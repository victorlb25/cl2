==> flow/design.v <==
module	LCD_CONTENT (	 
					iCLK,iRST_N, week_state,
					LCD_DATA,LCD_RW,LCD_EN,LCD_RS	);
input			iCLK,iRST_N;
input       [2:0] week_state;
output	[7:0]	LCD_DATA;
output			LCD_RW,LCD_EN,LCD_RS;
reg	[5:0]	LUT_INDEX;
reg	[8:0]	LUT_DATA;
reg	[5:0]	mLCD_ST;
reg	[17:0]	mDLY;
reg			mLCD_Start;
reg	[7:0]	mLCD_DATA;
reg			mLCD_RS;
wire		mLCD_Done;
parameter	LCD_INTIAL	=	0;
parameter	LCD_LINE1	=	5;
parameter	LCD_CH_LINE	=	LCD_LINE1+16;
parameter	LCD_LINE2	=	LCD_LINE1+16+1;
parameter	LUT_SIZE	=	LCD_LINE1+32+1;
always@(posedge iCLK or negedge iRST_N)
begin
	if(!iRST_N)
	begin
		LUT_INDEX	<=	0;
		mLCD_ST		<=	0;
		mDLY		<=	0;
		mLCD_Start	<=	0;
		mLCD_DATA	<=	0;
		mLCD_RS		<=	0;
	end
	else
	begin
		if(LUT_INDEX < LUT_SIZE)
		begin
			case(mLCD_ST)
			0:	begin  
					mLCD_DATA	<=	LUT_DATA[7:0];
					mLCD_RS		<=	LUT_DATA[8];
					mLCD_Start	<=	1;
					mLCD_ST		<=	1;
				end
			1:	begin  
					if(mLCD_Done) 
					begin
						mLCD_Start	<=	0;
						mLCD_ST		<=	2;
					end
				end
			2:	begin  
					if(mDLY<18'h3FFFE) 
					mDLY	<=	mDLY+1;
					else
					begin
						mDLY	<=	0;
						mLCD_ST	<=	3;
					end
				end
			3:	begin  
					LUT_INDEX	<=	LUT_INDEX+1; 
					mLCD_ST	<=	0;
				end
			endcase
		end
	end
end
always@(posedge iCLK)  
begin
	case(LUT_INDEX)
		LCD_INTIAL+0:	LUT_DATA	<=	9'h038;  
		LCD_INTIAL+1:	LUT_DATA	<=	9'h00C;  
		LCD_INTIAL+2:	LUT_DATA	<=	9'h001;  
		LCD_INTIAL+3:	LUT_DATA	<=	9'h006;  
		LCD_INTIAL+4:	LUT_DATA	<=	9'h080;  
	endcase
   case(week_state)
		0: case(LUT_INDEX)
			LCD_LINE1+0:	LUT_DATA	<=	9'h144;	 
			LCD_LINE1+1:	LUT_DATA	<=	9'h16F;  
			LCD_LINE1+2:	LUT_DATA	<=	9'h16D;  
			LCD_LINE1+3:	LUT_DATA	<=	9'h169;  
			LCD_LINE1+4:	LUT_DATA	<=	9'h16E;  
			LCD_LINE1+5:	LUT_DATA	<=	9'h167;  
			LCD_LINE1+6:	LUT_DATA	<=	9'h16F;  
		endcase
		1: case(LUT_INDEX)	
			LCD_LINE1+0:	LUT_DATA	<=	9'h153;	 
			LCD_LINE1+1:	LUT_DATA	<=	9'h165;  
			LCD_LINE1+2:	LUT_DATA	<=	9'h167;  
			LCD_LINE1+3:	LUT_DATA	<=	9'h175;  
			LCD_LINE1+4:	LUT_DATA	<=	9'h16E;  
			LCD_LINE1+5:	LUT_DATA	<=	9'h164;  
			LCD_LINE1+6:	LUT_DATA	<=	9'h161;  
			LCD_LINE1+7:	LUT_DATA	<=	9'h120;  
		endcase
		2: case(LUT_INDEX)	
			LCD_LINE1+0:	LUT_DATA	<=	9'h154;	 
			LCD_LINE1+1:	LUT_DATA	<=	9'h165;  
			LCD_LINE1+2:	LUT_DATA	<=	9'h172;  
			LCD_LINE1+3:	LUT_DATA	<=	9'h163;  
			LCD_LINE1+4:	LUT_DATA	<=	9'h161;  
			LCD_LINE1+5:	LUT_DATA	<=	9'h120;  
		endcase
		3: case(LUT_INDEX)	
			LCD_LINE1+0:	LUT_DATA	<=	9'h151;	 
			LCD_LINE1+1:	LUT_DATA	<=	9'h175;  
			LCD_LINE1+2:	LUT_DATA	<=	9'h161;  
			LCD_LINE1+3:	LUT_DATA	<=	9'h172;  
			LCD_LINE1+4:	LUT_DATA	<=	9'h174;  
			LCD_LINE1+5:	LUT_DATA	<=	9'h161;  
			LCD_LINE1+6:	LUT_DATA	<=	9'h120;  
		endcase
		4: case(LUT_INDEX)	
			LCD_LINE1+0:	LUT_DATA	<=	9'h151;	 
			LCD_LINE1+1:	LUT_DATA	<=	9'h175;  
			LCD_LINE1+2:	LUT_DATA	<=	9'h169;  
			LCD_LINE1+3:	LUT_DATA	<=	9'h16E;  
			LCD_LINE1+4:	LUT_DATA	<=	9'h174;  
			LCD_LINE1+5:	LUT_DATA	<=	9'h161;  
			LCD_LINE1+6:	LUT_DATA	<=	9'h120;  
		endcase
		5: case(LUT_INDEX)	
			LCD_LINE1+0:	LUT_DATA	<=	9'h153;	 
			LCD_LINE1+1:	LUT_DATA	<=	9'h165;  
			LCD_LINE1+2:	LUT_DATA	<=	9'h178;  
			LCD_LINE1+3:	LUT_DATA	<=	9'h174;  
			LCD_LINE1+4:	LUT_DATA	<=	9'h161;  
			LCD_LINE1+5:	LUT_DATA	<=	9'h120;  
		endcase
		6: case(LUT_INDEX)	
			LCD_LINE1+0:	LUT_DATA	<=	9'h153;	 
			LCD_LINE1+1:	LUT_DATA	<=	9'h161;  
			LCD_LINE1+2:	LUT_DATA	<=	9'h162;  
			LCD_LINE1+3:	LUT_DATA	<=	9'h161;  
			LCD_LINE1+4:	LUT_DATA	<=	9'h164;  
			LCD_LINE1+5:	LUT_DATA	<=	9'h16F;  
			LCD_LINE1+6:	LUT_DATA	<=	9'h120;  
		endcase
	endcase
end
LCD_Controller 		u0	(	 
							.iDATA(mLCD_DATA),
							.iRS(mLCD_RS),
							.iStart(mLCD_Start),
							.oDone(mLCD_Done),
							.iCLK(iCLK),
							.iRST_N(iRST_N),
							.LCD_DATA(LCD_DATA),
							.LCD_RW(LCD_RW),
							.LCD_EN(LCD_EN),
							.LCD_RS(LCD_RS)	);
endmodule
module LCD_Controller (
input [7:0] iDATA,
input iRS,
input iStart,
output reg oDone,
input iCLK,iRST_N,
output [7:0] LCD_DATA,
output LCD_RW,
output reg LCD_EN,
output LCD_RS    );
parameter    CLK_Divide    =    16;
reg        [4:0]    Cont;
reg        [1:0]    ST;
reg        preStart,mStart;
assign    LCD_DATA    =    iDATA;
assign    LCD_RW        =    1'b0;
assign    LCD_RS        =    iRS;
always@(posedge iCLK or negedge iRST_N)
begin
    if(!iRST_N)
    begin
        oDone    <=    1'b0;
        LCD_EN    <=    1'b0;
        preStart<=    1'b0;
        mStart    <=    1'b0;
        Cont    <=    0;
        ST        <=    0;
    end
    else
    begin
        preStart<=    iStart;
        if({preStart,iStart}==2'b01)
        begin
            mStart    <=    1'b1;
            oDone    <=    1'b0;
        end
        if(mStart) 
        begin
            case(ST)  
            0:    ST    <=    1;     
            1:    begin
                    LCD_EN    <=    1'b1;
                    ST        <=    2;
                end
            2:    begin
                    if(Cont<CLK_Divide)
                    Cont    <=    Cont + 1'b1;
                    else
                    ST        <=    3;
                end
            3:    begin
                    LCD_EN    <=    1'b0;
                    mStart    <=    1'b0;
                    oDone    <=    1'b1;
                    Cont    <=    0;
                    ST        <=    0;
                end
            endcase
        end
    end
end
endmodule
module LCD_Reset_Delay( input iCLK, input FORCE_RESET, output reg oRESET);
reg    [19:0]    Cont = 0;
always@(posedge iCLK, negedge FORCE_RESET)
begin
    if (!FORCE_RESET) Cont <= 0; else begin
		 if(Cont!=20'hFFFFF)
		 begin
			  Cont    <=    Cont + 1'b1;
			  oRESET    <=    1'b0;
		 end
		 else
		 oRESET    <=    1'b1;
	 end
end
endmodule
module Lista2Ex5(
  input CLOCK_50,     
  input [5:0]SW,
  output LCD_ON,     
  output LCD_BLON,     
  output LCD_RW,     
  output LCD_EN,     
  output LCD_RS,     
  inout [7:0] LCD_DATA     
);
wire DLY_RST;
reg [2:0] week_state = 3'd0;
LCD_Reset_Delay r0(.iCLK(CLOCK_50),.FORCE_RESET(SW),.oRESET(DLY_RST));
assign LED0 = DLY_RST;
assign    LCD_ON        =    1'b1;
assign    LCD_BLON    =    1'b1;
LCD_CONTENT u1(
   .iCLK(CLOCK_50),
   .iRST_N(DLY_RST),
	.week_state(week_state),
   .LCD_DATA(LCD_DATA),
   .LCD_RW(LCD_RW),
   .LCD_EN(LCD_EN),
   .LCD_RS(LCD_RS)
);
endmodule
# Tool chain data of Lista2Ex5
# Tool output for the design above, in the order of the flow.
# Line numbers count from 1 in the design file above.
# Operators carry their Yosys type and port widths (W data, S select, Z words).
# Not given: n/a
# setup
top_module	Lista2Ex5
clock	CLOCK_50
library	sky130hd
lib_corner	tt_025C_1v80

# Elaborated design
# Counts by Yosys on the flattened word-level netlist (proc, flatten, opt, wreduce; memories kept). Register bits leave out memories and registers merged into their read ports (data or address). Print and check cells are left out. Cells with the same type and inputs are merged into one.
# bits
regBits	81
wordCells	83
output_inout_bits	13
# classes
n_reduce_logical	18
compare	3
mux	20
add_sub_neg	4
n_eq	23
# op_table
cell	n
$pmux W9 S6	1
$pmux W9 S5	1
$eq A6 B2 Y1 const B	4
$eq A6 B3 Y1 const B	4
$eq A6 B4 Y1 const B	4
$pmux W6 S4	1
$add A20 B1 Y20 const B	1
$ne A20 B20 Y1 const B	1
$add A18 B1 Y18 const B	1
$lt A18 B18 Y1 const B	1
$mux W18	1
$eq A6 B1 Y1 const B	2
$logic_not A6 Y1	2
$mux W6	2
$reduce_bool A11 Y1	1
$pmux W5 S2	1
$reduce_and A3 Y1	3
$ne A2 B2 Y1 const B	4
$reduce_and A2 Y1	4
$reduce_bool A4 Y1	2
$pmux W2 S4	1
$mux W1	8
$reduce_bool A2 Y1	3
$add A6 B1 Y6 const B	1
$lt A6 B6 Y1 const B	1
$add A5 B1 Y5 const B	1
$lt A5 B5 Y1 const B	1
$mux W5	1
# Not listed: further kinds 7, cells in them 10.

# Longest topological paths
# Longest topological path by Yosys (ltp), each cell counted once; first at word level (registers and memories cut), then after technology mapping (sequential cells cut; the memories' decode and read muxes count).
# depth
word_depth	4
ABC_AREA	1
depth_mapped	10
mapped_depth_nobuf	9

# Mapped cells and area
# Yosys stat after the flow's synthesis: flattened, memories mapped to cells. It holds for the ABC_AREA given above (unset counts as 0); a run with the other value may have another netlist.
# The area totals of this step are shown rounded.
# mapped
cells	523
flip_flops	79
area_mm2	0.004135
buffers	11
# types
cell	n	area_total_um2
sky130_fd_sc_hd__dfrtp_1	68	1.7E+03
sky130_fd_sc_hd__nand2_1	150	563.04
sky130_fd_sc_hd__nand3_1	56	280.269
sky130_fd_sc_hd__edfxtp_1	9	270.259
sky130_fd_sc_hd__nor2_1	63	236.477
sky130_fd_sc_hd__inv_1	58	217.709
sky130_fd_sc_hd__ha_1	7	87.584
sky130_fd_sc_hd__nand4_1	13	81.328
sky130_fd_sc_hd__o21ai_0	15	75.072
sky130_fd_sc_hd__dfstp_2	2	52.55
sky130_fd_sc_hd__xor2_1	6	52.55
sky130_fd_sc_hd__a21oi_1	10	50.048
sky130_fd_sc_hd__nor3_1	10	50.048
sky130_fd_sc_hd__buf_4	6	45.043
sky130_fd_sc_hd__nand2_2	6	37.536
sky130_fd_sc_hd__buf_6	3	33.782
sky130_fd_sc_hd__nand3_2	3	30.029
sky130_fd_sc_hd__nor3_2	3	30.029
# Other cell types: 18; their cells: 35.

# Timing after synthesis
# OpenSTA on the mapped netlist: ideal clock, no wires. The path of least setup slack (recovery checks aside). Input and output delay are each 20% of the period. Register names are those of the netlist, which keeps one name where synthesis merged equal registers.
# synth_path
kind	register to register
start	reg u1.LUT_INDEX[0]
end	reg u1.LUT_DATA[0]
n_path_buf	0
path_slack_ns	0.767
period_ns	2.41
arrival_time_ns	1.315
path_stages	7
delay_ns	1.643
synth_period_reached_ns	1.643
# "delay_ns" = arrival - input delay + setup time.
# "path_stages": output pins that drive a net of the path, with the launching flip-flop's if there is one; two outputs of one cell count as two.
# "synth_period_reached_ns" is the clock period less the worst setup slack; recovery checks do not enter. This is arithmetic on one report: input and output delays are still those of the set period (20% each).
# Between the ends stands the longest chain of elaborated cells between them, by number of cells; it is not shown to be the way that was timed. Of several equally long chains one is given.
# A line is the first line of the expression or statement that the cell stems from. Yosys adds cells for indexed reads and writes and turns some case tables into memories.
# A register here has more assigning lines than the two given.
# Only ways into the end's enable, where the timed path ends, are counted here.
# synth_via
path_cell_list	sky130_fd_sc_hd__dfrtp_1 sky130_fd_sc_hd__inv_1 sky130_fd_sc_hd__ha_1 sky130_fd_sc_hd__nand3_1 sky130_fd_sc_hd__nand3_2 sky130_fd_sc_hd__nor3_1 sky130_fd_sc_hd__nand3_1
elab_chain_len	3
cone_cells	14
cone_classes	11 x eq/ne; 3 x reduce/logical
# synth_lines
item	line	source
start: declaration	8	reg [5:0] LUT_INDEX;
start: assignment	25	LUT_INDEX <= 0;
start: assignment	60	LUT_INDEX <= LUT_INDEX+1;
$eq A6 B3 Y1	130	6: case(LUT_INDEX)
$reduce_or A2 Y1	n/a
$reduce_bool A11 Y1	n/a
end: assignment	128	LCD_LINE1+5: LUT_DATA <= 9'h120;
end: assignment	131	LCD_LINE1+0: LUT_DATA <= 9'h153;
end: declaration	9	reg [8:0] LUT_DATA;

# Timing after layout
# From the final timing report of job 1: the path of least setup slack in the routed layout; clock arrival at registers is part of the times.
# layout_path
kind	register to register
start	reg u1.LUT_INDEX[5]
end	reg u1.LUT_DATA[5]
arrival_time_ns	1.65
period_ns	1.33
n_path_buf	2
path_stages	9
path_slack_ns	-0.22
# Between the ends stands the longest chain of elaborated cells between them, by number of cells; it is not shown to be the way that was timed. Of several equally long chains one is given.
# A register here has more assigning lines than the two given.
# The path ends at the data pin of a flip-flop with enable; ways to the enable are not counted.
# layout_via
path_cell_list	sky130_fd_sc_hd__dfrtp_1 sky130_fd_sc_hd__nor2_2 sky130_fd_sc_hd__buf_6 sky130_fd_sc_hd__nand3_2 sky130_fd_sc_hd__nand3_4 sky130_fd_sc_hd__buf_6 sky130_fd_sc_hd__nor2_4 sky130_fd_sc_hd__nand3_1 sky130_fd_sc_hd__nand2_1
elab_chain_len	3
cone_cells	15
cone_classes	11 x eq/ne; 2 x mux; 2 x reduce/logical
# layout_lines
item	line	source
start: declaration	8	reg [5:0] LUT_INDEX;
start: assignment	25	LUT_INDEX <= 0;
start: assignment	60	LUT_INDEX <= LUT_INDEX+1;
$eq A6 B3 Y1	69	case(LUT_INDEX)
$pmux W9 S5	69
$pmux W9 S6	77	0: case(LUT_INDEX)
end: assignment	78	LCD_LINE1+0: LUT_DATA <= 9'h144;
end: assignment	79	LCD_LINE1+1: LUT_DATA <= 9'h16F;
end: declaration	9	reg [8:0] LUT_DATA;

# 2 stored runs of Lista2Ex5 in the flow (synthesis by Yosys, layout by OpenROAD, sky130hd cells), in arbitrary order. Constraints: input delay and output delay 20% of the set period each, output load 0.01 pF.
# "timing.achieved_period_ns" = clock period - worst setup slack. The figure is calculated, with input and output delays left at 20% of the set period.
# "worst_path_ns" means the part of the period allowed to the worst setup path (the constraints hold back 20% at inputs and 20% at outputs) less its slack; where the path has registers, the arrival times of their clocks count too.
# By "total_power_mw" is meant OpenSTA's value without simulated activity: inputs other than the clock are taken to toggle once in ten clock periods, and the tool carries that through the logic.
# The results are shown rounded.
# Settings: n/a = not set for that run.
run name	period_ns	CORE_UTILIZATION	SETUP_SLACK_MARGIN	PLACE_DENSITY_LB_ADDON	CORE_MARGIN	CELL_PAD_IN_SITES_GLOBAL_PLACEMENT	TNS_END_PERCENT	ABC_AREA	GPL_ROUTABILITY_DRIVEN	CTS_CLUSTER_SIZE	MIN_ROUTING_LAYER	MAX_ROUTING_LAYER	CAP_MARGIN	SLEW_MARGIN	post_synth_area_mm2	design_die_area_mm2	final_stdcell_area_mm2	utilization_frac	fin_ws_ns	setupTns_ns	fin_hold_ws_ns	total_power_mw	timing.achieved_period_ns	worst_path_ns	worstPathKind
job 1	1.33	41	0.1	0.04	3	1	5	1	1	11	met1	met4	20	20	0.004135	0.01133	0.005639	0.577	-0.221	-4.129	0.025	4.333	1.551	1.55	register to register
job 2	1.5	40	n/a	n/a	2	n/a	n/a	n/a	n/a	n/a	n/a	n/a	20	20	0.00396	0.01071	0.005617	0.58	-0.167	-4.143	0.078	3.846	1.667	1.67	register to register
